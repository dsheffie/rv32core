==> flow/design.v <==
module ram1r1w(clk, rd_addr, wr_addr, wr_data, wr_en, rd_data);
   input logic clk;
   parameter WIDTH = 1;
   parameter LG_DEPTH = 1;
   input logic [LG_DEPTH-1:0] rd_addr;
   input logic [LG_DEPTH-1:0] wr_addr;
   input logic [WIDTH-1:0] wr_data;
   input logic 		      wr_en;
   output logic [WIDTH-1:0] rd_data;
   localparam DEPTH = 1<<LG_DEPTH;
   logic [WIDTH-1:0] 	    r_ram[DEPTH-1:0];
   always_ff@(posedge clk)
     begin
	rd_data <= r_ram[rd_addr];
	if(wr_en)
	  begin
	     r_ram[wr_addr] <= wr_data;
	  end
     end
endmodule  
module ram1r1w_l1d_data(clk, rd_addr, wr_addr, wr_data, wr_en, wr_byte_en, rd_data);
   input logic clk;
   parameter LG_DEPTH = 1;
   localparam WIDTH = 128;
   localparam NUM_BYTES = WIDTH/8;
   input logic [LG_DEPTH-1:0] rd_addr;
   input logic [LG_DEPTH-1:0] wr_addr;
   input logic [WIDTH-1:0] wr_data;
   input logic 		      wr_en;
   input logic [NUM_BYTES-1:0] wr_byte_en;
   output logic [WIDTH-1:0] rd_data;
   localparam DEPTH = 1<<LG_DEPTH;
   logic [NUM_BYTES-1:0][7:0] r_ram[DEPTH-1:0];
   always_ff@(posedge clk)
     begin
	rd_data <= r_ram[rd_addr];
	if(wr_en)
	  begin
	     if(wr_byte_en[0])
	       begin
		  r_ram[wr_addr][0] <= wr_data[7:0];
	       end
	     if(wr_byte_en[1])
	       begin
		  r_ram[wr_addr][1] <= wr_data[15:8];
	       end
	     if(wr_byte_en[2])
	       begin
		  r_ram[wr_addr][2] <= wr_data[23:16];
	       end
	     if(wr_byte_en[3])
	       begin
		  r_ram[wr_addr][3] <= wr_data[31:24];
	       end
	     if(wr_byte_en[4])
	       begin
		  r_ram[wr_addr][4] <= wr_data[39:32];
	       end
	     if(wr_byte_en[5])
	       begin
		  r_ram[wr_addr][5] <= wr_data[47:40];
	       end
	     if(wr_byte_en[6])
	       begin
		  r_ram[wr_addr][6] <= wr_data[55:48];
	       end
	     if(wr_byte_en[7])
	       begin
		  r_ram[wr_addr][7] <= wr_data[63:56];
	       end
	     if(wr_byte_en[8])
	       begin
		  r_ram[wr_addr][8] <= wr_data[(9*8)-1:8*8];
	       end
	     if(wr_byte_en[9])
	       begin
		  r_ram[wr_addr][9] <= wr_data[(10*8)-1:9*8];
	       end
	     if(wr_byte_en[10])
	       begin
		  r_ram[wr_addr][10] <= wr_data[(11*8)-1:10*8];
	       end
	     if(wr_byte_en[11])
	       begin
		  r_ram[wr_addr][11] <= wr_data[(12*8)-1:11*8];
	       end
	     if(wr_byte_en[12])
	       begin
		  r_ram[wr_addr][12] <= wr_data[(13*8)-1:12*8];
	       end
	     if(wr_byte_en[13])
	       begin
		  r_ram[wr_addr][13] <= wr_data[(14*8)-1:13*8];
	       end
	     if(wr_byte_en[14])
	       begin
		  r_ram[wr_addr][14] <= wr_data[(15*8)-1:14*8];
	       end
	     if(wr_byte_en[15])
	       begin
		  r_ram[wr_addr][15] <= wr_data[(16*8)-1:15*8];
	       end
	  end
     end
endmodule
module ram2r1w(clk, rd_addr0, rd_addr1, wr_addr, wr_data, wr_en, rd_data0, rd_data1);
   input logic clk;
   parameter WIDTH = 1;
   parameter LG_DEPTH = 1;
   input logic [LG_DEPTH-1:0] rd_addr0;
   input logic [LG_DEPTH-1:0] rd_addr1;
   input logic [LG_DEPTH-1:0] wr_addr;
   input logic [WIDTH-1:0] wr_data;
   input logic 		      wr_en;
   output logic [WIDTH-1:0] rd_data0;
   output logic [WIDTH-1:0] rd_data1;
   ram1r1w #(.WIDTH(WIDTH), .LG_DEPTH(LG_DEPTH)) b0
     (
      .clk(clk),
      .rd_addr(rd_addr0),
      .wr_addr(wr_addr),
      .wr_data(wr_data),
      .wr_en(wr_en),
      .rd_data(rd_data0)
      );
   ram1r1w #(.WIDTH(WIDTH), .LG_DEPTH(LG_DEPTH)) b1
     (
      .clk(clk),
      .rd_addr(rd_addr1),
      .wr_addr(wr_addr),
      .wr_data(wr_data),
      .wr_en(wr_en),
      .rd_data(rd_data1)
      );
endmodule  
module ram2r1w_l1d_data(clk, rd_addr0, rd_addr1, wr_addr, wr_data, wr_en, wr_byte_en, rd_data0, rd_data1);
   input logic clk;
   parameter LG_DEPTH = 1;
   localparam WIDTH = 128;
   input logic [LG_DEPTH-1:0] rd_addr0;
   input logic [LG_DEPTH-1:0] rd_addr1;
   input logic [LG_DEPTH-1:0] wr_addr;
   input logic [WIDTH-1:0] wr_data;
   input logic 		      wr_en;
   input logic [(WIDTH/8)-1:0] wr_byte_en;
   output logic [WIDTH-1:0] rd_data0;
   output logic [WIDTH-1:0] rd_data1;
   ram1r1w_l1d_data #(.LG_DEPTH(LG_DEPTH)) b0
     (
      .clk(clk),
      .rd_addr(rd_addr0),
      .wr_addr(wr_addr),
      .wr_data(wr_data),
      .wr_en(wr_en),
      .wr_byte_en(wr_byte_en),
      .rd_data(rd_data0)
      );
   ram1r1w_l1d_data #(.LG_DEPTH(LG_DEPTH)) b1
     (
      .clk(clk),
      .rd_addr(rd_addr1),
      .wr_addr(wr_addr),
      .wr_data(wr_data),
      .wr_en(wr_en),
      .wr_byte_en(wr_byte_en),      
      .rd_data(rd_data1)
      );
endmodule
## Step by step through the tools: ram2r1w_l1d_data

What the tools print for ram2r1w_l1d_data, step after step.
Lines are those of the file above, counted from 1.
Library cell names are shortened.
The mark n/a stands for no value.

| set-up | value |
|---|---|
| top module | ram2r1w_l1d_data |
| clock input | clk |
| library | sky130hd |
| corner | tt_025C_1v80 |

## Word level

Yosys after proc, flatten, opt, wreduce and memory -nomap, before mapping. Enables and synchronous resets that opt folds into registers are not counted as muxes. Memory bits, and registers merged into a memory's read port (data or address), are not among the register bits. Print and check cells are not counted. Equal cells are merged and count once.
Yosys's memory passes give these memory sizes; they may raise the number of words (mostly to a power of two), join words into wider ones and drop unused or constant bits.

| operators by class | value |
|---|---|
| muxes and demuxes | 64 |

Operators by type and width:

| kind | number |
|---|---|
| two-way mux 128 bit | 32 |
| two-way mux 1 bit | 32 |

| word-level totals | value |
|---|---|
| register bits after elaboration | 0 |
| memory bits (writable) | 512 |
| word width x clocked read ports | 256 |
| memory cells | 2 |
| output and inout bits | 256 |
| elaborated cells | 66 |

Memory list:

| name | depth | bits a word | rd ports | wr ports | RTL line | RTL |
|---|---|---|---|---|---|---|
| b0.r_ram | 2 | 128 | 1 | 1 | 33 | `logic [NUM_BYTES-1:0][7:0] r_ram[DEPTH-1:0];` |
| b1.r_ram | 2 | 128 | 1 | 1 | 33 |  |

## Depth

Yosys ltp: most cells in a row. Word level: on the elaborated netlist, between registers, memories and ports. Mapped: between sequential cells and ports; inverters and the memories' decode and read muxes count.

| logic depth | value |
|---|---|
| depth in word-level cells | 2 |
| ABC_AREA | 0 |
| mapped depth | 3 |
| gate-level depth less buffers | 1 |

## After synthesis

The flow's flattened synthesis, as Yosys stat reports it; memories are mapped. The netlist is that of the ABC_AREA named above (0 if unset); the other value can give another one.

| mapped netlist | value |
|---|---|
| cells in the netlist | 834 |
| synthesis area | 16313.1 um^2 |
| flip-flops | 512 |
| buffers | 34 |

Cell types:

| type | number | area in all (um^2) |
|---|---|---|
| edfxtp_1 | 256 | 7.69E+03 |
| dfxtp_1 | 256 | 5.12E+03 |
| mux2_2 | 256 | 2.88E+03 |
| clkbuf_8 | 16 | 220.211 |
| and3b_1 | 16 | 140.134 |
| buf_6 | 12 | 135.13 |
| and3_1 | 16 | 100.096 |
| clkbuf_1 | 6 | 22.522 |

By module: a second synthesis without flattening, with its own total; a netlist apart from the flattened one above.

| unflattened totals | value |
|---|---|
| cell total of the unflattened synthesis | 1128 |
| area total of the unflattened synthesis | 24263.3 um^2 |

Each row is one instance without its submodules.

By module:

| module | times used | cells | area (um^2) | sequential area (um^2) |
|---|---|---|---|---|
| ram1r1w_l1d_data #(LG_DEPTH=1) | 2 | 564 | 12131.6 | 10249.8 |
| ram2r1w_l1d_data | 1 | 0 | 0.0 | 0.0 |

## Path before layout

Path of least setup slack by OpenSTA after synthesis, without wires, with an ideal clock, recovery checks aside; 20% of the period is set as input and as output delay. Where synthesis merged equal registers, the netlist keeps one of their names.

| timing post-synthesis | value |
|---|---|
| path kind | input to register |
| start | input wr_en |
| end | memory b0.r_ram[0] |
| clock period | 1.59 ns |
| library setup time | 0.332 ns |
| launch time at the first pin | 0.318 ns |
| arrival | 0.840 ns |
| path slack | 0.418 ns |
| delay of the path | 0.854 ns |
| stages on the path | 2 |
| path buffers | 1 |
| synthesis period reached | 1.172 ns |

"delay of the path" = arrival - input delay + setup time.
"stages on the path": output pins that drive a net of the path, with the launching flip-flop's if there is one; two outputs of one cell count as two.
"synthesis period reached" = period - worst setup slack (recovery checks aside). The figure is calculated, with input and output delays left at 20% of the set period.
An end named without its bit number is one bit of that signal or, where synthesis recoded a state register, one of its new flip-flops.

| between the ends, post-synthesis | value |
|---|---|
| cell sequence | clkbuf_1 > and3b_1 |

RTL lines, path post-synthesis:

| what | RTL line | RTL |
|---|---|---|
| start, declared | 144 | `input logic wr_en;` |
| end, declared | 33 | `logic [NUM_BYTES-1:0][7:0] r_ram[DEPTH-1:0];` |

Chain of elaborated cells between the ends: none given.

## Worst path after layout

Path of least setup slack in the final report of entry A (OpenROAD, finished layout, wires in). Where an end is a register, its clock arrival counts in the times.

| timing post-layout | value |
|---|---|
| path kind | register to output |
| start | register b1.rd_data[42] |
| end | output rd_data1[42] |
| clock period | 1.41 ns |
| launch time at the first pin | 0.58 ns |
| arrival | 1.04 ns |
| path slack | 0.09 ns |
| stages on the path | 2 |
| path buffers | 1 |

| between the ends, post-layout | value |
|---|---|
| cell sequence | dfxtp_2 > buf_6 |
| cells in the longest elaborated chain | 0 |
| elaborated cells on any way between the ends | 0 |
| source lines of those cells | 0 |

RTL lines, path post-layout:

| what | RTL line | RTL |
|---|---|---|
| start, declared | 31 | `output logic [WIDTH-1:0] rd_data;` |
| end, declared | 147 | `output logic [WIDTH-1:0] rd_data1;` |

## Implementation results

Design ram2r1w_l1d_data on sky130hd. What follows are 2 stored runs of the flow, each under its own settings; their order means nothing. The constraints put input and output delay at 20% of the set period each and load the outputs with 0.01 pF.
"reached clock period" means the clock period less the worst setup slack. The figure is calculated, with input and output delays left at 20% of the set period.
"critical path time" is the time allowed to the run's worst setup path (the clock period less input and output delay, where it has them) less its slack. Clock arrival times count: a late capture clock shortens it, a late launch clock lengthens it.
"overall power" is the tool's figure for a default switching activity; nothing was simulated.

#### Entry A

| setting | value |
|---|---|
| period_ns | `1.41` |
| CORE_UTILIZATION | `36` |
| SETUP_SLACK_MARGIN | `0.15` |
| PLACE_DENSITY | `0.7` |
| CORE_ASPECT_RATIO | `0.85` |
| CELL_PAD_IN_SITES_GLOBAL_PLACEMENT | `3` |
| MAX_ROUTING_LAYER | `met5` |
| CAP_MARGIN | `20` |
| CORE_MARGIN | `2` |
| SLEW_MARGIN | `20` |

| result | value |
|---|---|
| cell area after synthesis | 16313.1 um^2 |
| die area | 47037.9 um^2 |
| standard-cell area of the final layout | 23316.1 um^2 |
| utilization | 52.4% |
| smallest setup slack | 0.085 ns |
| total negative slack | 0.000 ns |
| final worst hold slack | 0.162 ns |
| overall power | 32.866 mW |
| reached clock period | 1.325 ns |
| critical path time | 1.04 ns |
| type of the worst setup path | register to output |

#### Entry B

| setting | value |
|---|---|
| period_ns | `0.862` |
| CAP_MARGIN | `20` |
| CORE_MARGIN | `2` |
| CORE_UTILIZATION | `40` |
| SLEW_MARGIN | `20` |

| result | value |
|---|---|
| cell area after synthesis | 16313.1 um^2 |
| die area | 42413.3 um^2 |
| standard-cell area of the final layout | 23670.2 um^2 |
| utilization | 59.2% |
| smallest setup slack | -0.350 ns |
| total negative slack | -80.546 ns |
| final worst hold slack | 0.049 ns |
| overall power | 54.509 mW |
| reached clock period | 1.212 ns |
| critical path time | 1.04 ns |
| type of the worst setup path | register to output |
